==> flow/design.v <==
`timescale 1ns / 1ps
module key_ctrl#(
    parameter WD_KEY  = 3,
    parameter WD_MODE = 4,
    parameter NB_DLY_KEY = 100_0   
    )(
    input   i_sys_clk,
    input   i_rst_n,
    input  [WD_KEY  -1:0] i_key_row,
    input  [WD_MODE -1:0] i_mode_data,
    output [WD_KEY  -1:0] o_digit_signal
    );
localparam NB_TRIG   = 0;
localparam NB_SWITCH = 1;
localparam FLG_KEY_PRESS = 0;
localparam NB_DLY_TIM = 20;
reg [WD_KEY -1:0] r_digit_signal;
reg [31       :0] r_dly_cnt;
reg [WD_KEY -1:0] r_key_tmp;
localparam IDLE   =  4'd0;
localparam START  =  4'd1;
localparam TRIG   =  4'd2;
localparam SWITCH =  4'd3;
localparam WAIT   =  4'd4;
reg [3:0] cstate = IDLE;
always @(posedge i_sys_clk)
    if(!i_rst_n)
    begin
       cstate <= IDLE;
    end
    else
    begin
        case(cstate)
            IDLE : if(1)  
                begin  
                    if(1)  
                    begin
                        cstate <= START;
                    end
                end
            START: if(i_key_row != {(WD_KEY){~FLG_KEY_PRESS}})
                begin
                    if(i_mode_data == NB_TRIG)
                    begin
                        cstate <= TRIG;
                    end
                    else if(i_mode_data == NB_SWITCH)
                    begin
                        cstate <= SWITCH;
                    end
                end
            TRIG: if(r_dly_cnt == NB_DLY_KEY - 1)
                begin
                    if(1)
                    begin
                        cstate <= WAIT;
                    end
                end
            SWITCH: if(r_dly_cnt == NB_DLY_KEY - 1)
                begin
                    if(1)
                    begin
                        cstate <= WAIT;
                    end
                end
            WAIT:
                begin
                    if(1)
                    begin
                        cstate <= IDLE;
                    end
                end
            default: cstate <= IDLE;
        endcase
    end
always@(posedge i_sys_clk)
begin
    if(!i_rst_n)
    begin
        r_dly_cnt <= 1'b0;
    end
    else if(cstate == START)
    begin
        r_dly_cnt <= 1'b0;
    end
    else 
    begin
        r_dly_cnt <= r_dly_cnt + 1'b1;
    end
end
always@(posedge i_sys_clk)
begin
    if(!i_rst_n)
    begin
        r_key_tmp <= 1'b0;
    end
    else if(cstate == START)
    begin
        if(i_key_row != {(WD_KEY){~FLG_KEY_PRESS}})
        begin
            r_key_tmp <= i_key_row;
        end
    end
end
always@(posedge i_sys_clk)
begin
    if(!i_rst_n)
    begin
        r_digit_signal <= {(WD_KEY){~FLG_KEY_PRESS}};
    end
    else if(cstate == TRIG)
    begin
        if(r_dly_cnt == NB_DLY_TIM - 1)
        begin
            r_digit_signal <= r_key_tmp ^ {(WD_KEY){FLG_KEY_PRESS}};
        end
        else 
        begin
            r_digit_signal <= 1'b0;
        end
    end
    else if(cstate == SWITCH)
    begin
        SWITCH_SIGNAL;
    end
end
assign o_digit_signal = r_digit_signal;
task SWITCH_SIGNAL;
    integer i;
    for(i = 0; i < WD_KEY; i = i + 1)
    begin: T_SWITCH
        if(r_key_tmp[i] == FLG_KEY_PRESS && r_dly_cnt == NB_DLY_TIM - 1)
        begin
            r_digit_signal <= ~r_digit_signal;
        end
    end
endtask
endmodule
==> From RTL to reports: key_ctrl <==
What the tools print for key_ctrl, step after step.
Line numbers count from 1 in the design file above.
Cell names lack the library's common part.
{ "inputs": {"top_module": "key_ctrl", "clock": "i_sys_clk", "cell_library": "sky130hd", "pvt_corner": "tt_025C_1v80"} }

==> Elaborated design <==
Source: Yosys, flattened and elaborated, memories not mapped. Widths are those after wreduce. Registers that Yosys merges into a memory's read port (data or address) are not register bits. Print and check cells do not count.
{ "classes": {"add_sub_neg": 1, "eq_ne": 8, "mux": 10, "logic": 5, "reduce_logical": 11} }
{ "op_table": {"columns": ["cell", "n"], "rows": [
  ["32-bit by 1-bit adder with 32-bit output with constant B", 1],
  ["32-bit by 10-bit equality test with 1-bit output with constant B", 1],
  ["32-bit by 5-bit equality test with 1-bit output with constant B", 1],
  ["3-bit 2-to-1 mux", 6],
  ["4-bit parallel mux with 3-bit select", 1],
  ["4-bit 2-to-1 mux", 3],
  ["4-bit by 1-bit equality test with 1-bit output with constant B", 2],
  ["4-bit by 2-bit equality test with 1-bit output with constant B", 2],
  ["4-bit logical NOT", 2],
  ["1-bit inverter", 4],
  ["2-bit AND reduction", 2],
  ["2-bit OR reduction", 2],
  ["4-bit nonzero test", 1],
  ["1-bit logical AND", 3],
  ["3-bit inequality test with constant B", 1],
  ["3-bit inverter", 1],
  ["2-bit by 1-bit inequality test with 1-bit output with constant B", 1],
  ["2-bit nonzero test", 1]
]} }
{ "word_totals": {"register_bits": 42, "inputBits": 9, "output_inout_bits": 3, "elab_cells": 39} }

==> Longest topological paths <==
Yosys ltp: most cells in a row. Word level: on the elaborated netlist, between registers, memories and ports. Mapped: between sequential cells and ports; inverters and the memories' decode and read muxes count.
{ "logic_depth": {"word_depth": 7, "abc_area": 0, "ltp_mapped": 7} }

==> Synthesis result <==
Yosys stat after the flow's synthesis: flattened, memories mapped to cells. It holds for the ABC_AREA given above (unset counts as 0); a run with the other value may have another netlist.
{ "by_type": {"columns": ["cell_type", "n", "area_total_um2"], "rows": [
  ["dfxtp_1", 41, 820.787],
  ["a21oi_1", 17, 85.082],
  ["nor4_1", 13, 81.328],
  ["or3_1", 13, 81.328],
  ["nand4_1", 11, 68.816],
  ["nand3_1", 13, 65.062],
  ["nor2_1", 17, 63.811],
  ["and4_1", 7, 61.309],
  ["mux2i_1", 6, 60.058],
  ["nand2_1", 16, 60.058],
  ["or4_1", 8, 60.058],
  ["o21ai_0", 11, 55.053],
  ["o31ai_1", 7, 52.55],
  ["xnor2_1", 6, 52.55],
  ["o211ai_1", 6, 45.043],
  ["xor2_1", 5, 43.792],
  ["o311a_1", 3, 30.029],
  ["inv_1", 7, 26.275]
]} }
Other cell types: 17; their cells: 32.
{ "mapped": {"mapped_cells": 239, "yosys_area_um2": 2020.7, "sequential_area_um2": 820.8, "flip_flops": 41, "buffers": 11} }

==> Worst setup path after synthesis <==
Path of least setup slack by OpenSTA after synthesis, without wires, with an ideal clock, recovery checks aside; 20% of the period is set as input and as output delay. Where synthesis merged equal registers, the netlist keeps one of their names.
{ "synth_timing": {"path_kind": "reg2reg", "startpoint": "register r_dly_cnt[0]", "endpoint": "register r_dly_cnt[16]", "period_ns": 1.94, "setup_ns": 0.070, "t_first_pin_ns": 0.000, "t_arrival_ns": 1.803, "t_required_ns": 1.870, "path_slack_ns": 0.067, "path_delay_ns": 1.873, "driving_pins": 7, "n_path_buf": 1, "period_less_setup_slack_ns": 1.873} }
"path_delay_ns" = arrival - input delay + setup time.
"driving_pins": output pins that drive a net of the path, with the launching flip-flop's if there is one; two outputs of one cell count as two.
"period_less_setup_slack_ns" is the clock period less the worst setup slack; recovery checks do not enter. This is arithmetic on one report: input and output delays are still those of the set period (20% each).
Between the ends stands the longest chain of elaborated cells between them, by number of cells; it is not shown to be the way that was timed. Of several equally long chains one is given.
A line is the first line of the expression or statement that the cell stems from. Yosys adds cells for indexed reads and writes and turns some case tables into memories.
A register here has more assigning lines than the two given.
{ "synth_via": {"path_cell_list": "dfxtp_1 -> ha_1 -> nand4_1 -> or3_1 -> clkbuf_1 -> or3_1 -> a21oi_1", "elab_chain_len": 1} }
{ "synth_lines": {"columns": ["element", "line", "source"], "rows": [
  ["start: declaration", 18, "reg [31       :0] r_dly_cnt;"],
  ["start: assignment", 80, "r_dly_cnt <= 1'b0;"],
  ["start: assignment", 88, "r_dly_cnt <= r_dly_cnt + 1'b1;"],
  ["32-bit by 1-bit adder with 32-bit output", 88, null],
  ["end: assignment", 84, "r_dly_cnt <= 1'b0;"],
  ["end: assignment", 88, null],
  ["end: declaration", 18, null]
]} }

==> Path in the finished layout <==
Path of least setup slack in the final report of stored run 2 (OpenROAD, finished layout, wires in). Where an end is a register, its clock arrival counts in the times.
{ "layout_timing": {"path_kind": "reg2reg", "startpoint": "register r_dly_cnt[2]", "endpoint": "register r_dly_cnt[21]", "period_ns": 2.99, "setup_ns": 0.06, "t_first_pin_ns": 0.29, "t_arrival_ns": 2.41, "t_required_ns": 3.22, "path_slack_ns": 0.81, "driving_pins": 5, "n_path_buf": 0} }
Between the ends stands the longest chain of elaborated cells between them, by number of cells; it is not shown to be the way that was timed. Of several equally long chains one is given.
A register here has more assigning lines than the two given.
{ "layout_via": {"path_cell_list": "dfxtp_1 -> nand3_2 -> or4_1 -> or4_1 -> a21oi_1", "elab_chain_len": 1} }
{ "layout_lines": {"columns": ["element", "line", "source"], "rows": [
  ["start: declaration", 18, "reg [31       :0] r_dly_cnt;"],
  ["start: assignment", 80, "r_dly_cnt <= 1'b0;"],
  ["start: assignment", 88, "r_dly_cnt <= r_dly_cnt + 1'b1;"],
  ["32-bit by 1-bit adder with 32-bit output", 88, null],
  ["end: assignment", 84, "r_dly_cnt <= 1'b0;"],
  ["end: assignment", 88, null],
  ["end: declaration", 18, null]
]} }

Subject: flow runs of key_ctrl

Hi,

2 stored runs of key_ctrl in the flow (synthesis by Yosys, layout by OpenROAD, sky130hd cells), in arbitrary order. Constraints: input delay and output delay 20% of the set period each, output load 0.01 pF.
"achievedPeriod_ns" is the run's clock period less its worst setup slack. It is reckoned from that one timing run; input and output delays stay at 20% of the period that was set.
"timing.worst_path_ns" means the part of the period allowed to the worst setup path (the constraints hold back 20% at inputs and 20% at outputs) less its slack; where the path has registers, the arrival times of their clocks count too.
By "fin_power_uw" is meant OpenSTA's value without simulated activity: inputs other than the clock are taken to toggle once in ten clock periods, and the tool carries that through the logic.

Stored run 1
==> flow/run.sh <==
#!/bin/bash
# the make line also repeats the synthesis and layout settings of config.mk as NAME=value (left out here)
make -C /OpenROAD-flow-scripts/flow DESIGN_CONFIG=/design/flow/config.mk WORK_HOME=/design/flow/orfs CLKGATE_MAP_FILE= finish
==> flow/config.mk <==
export PLATFORM = sky130hd
export DESIGN_NAME = key_ctrl
export DESIGN_NICKNAME = key_ctrl
export VERILOG_FILES = /design/flow/design.v
export SDC_FILE = /design/flow/constraint.sdc
export NUM_CORES = 4
export LEC_CHECK = 0
export ABC_AREA = 1
export CAP_MARGIN = 20
export CELL_PAD_IN_SITES_DETAIL_PLACEMENT = 2
export CORE_ASPECT_RATIO = 0.57
export CORE_MARGIN = 2
export CORE_UTILIZATION = 44
export CTS_CLUSTER_DIAMETER = 217
export MIN_ROUTING_LAYER = met1
export PLACE_DENSITY_LB_ADDON = 0.19
export SETUP_SLACK_MARGIN = 0.35
export SLEW_MARGIN = 20
export TNS_END_PERCENT = 30
==> flow/constraint.sdc <==
create_clock -name core_clock -period 1.59 [get_ports {i_sys_clk}]
set_input_delay 0.3180 -clock core_clock [delete_from_list [all_inputs] [get_ports {i_sys_clk}]]
set_output_delay 0.3180 -clock core_clock [all_outputs]
set_load 0.01 [all_outputs]

==> results of stored run 1, as JSON <==
{
  "outcome": "not finished: placement ended with error DPL-0033"
}

Stored run 2
==> flow/run.sh <==
#!/bin/bash
# the make line also repeats the synthesis and layout settings of config.mk as NAME=value (left out here)
make -C /OpenROAD-flow-scripts/flow DESIGN_CONFIG=/design/flow/config.mk WORK_HOME=/design/flow/orfs CLKGATE_MAP_FILE= finish
==> flow/config.mk <==
export PLATFORM = sky130hd
export DESIGN_NAME = key_ctrl
export DESIGN_NICKNAME = key_ctrl
export VERILOG_FILES = /design/flow/design.v
export SDC_FILE = /design/flow/constraint.sdc
export NUM_CORES = 4
export LEC_CHECK = 0
export CAP_MARGIN = 20
export CORE_MARGIN = 2
export CORE_UTILIZATION = 40
export SLEW_MARGIN = 20
==> flow/constraint.sdc <==
create_clock -name core_clock -period 2.99 [get_ports {i_sys_clk}]
set_input_delay 0.5980 -clock core_clock [delete_from_list [all_inputs] [get_ports {i_sys_clk}]]
set_output_delay 0.5980 -clock core_clock [all_outputs]
set_load 0.01 [all_outputs]

==> results of stored run 2, as JSON <==
{
  "timing.setup.tns_ns": 0.000,
  "final_cell_area_um2": 2294.7,
  "timing.hold.ws_ns": 0.462,
  "synth_area_um2": 2020.7,
  "final_util_frac": 0.479,
  "timing.worst_path_ns": 2.18,
  "worstPathKind": "reg2reg",
  "achievedPeriod_ns": 2.178,
  "fin_ws_ns": 0.812,
  "die_area_um2": 5636.3,
  "fin_power_uw": 1070
}

Regards
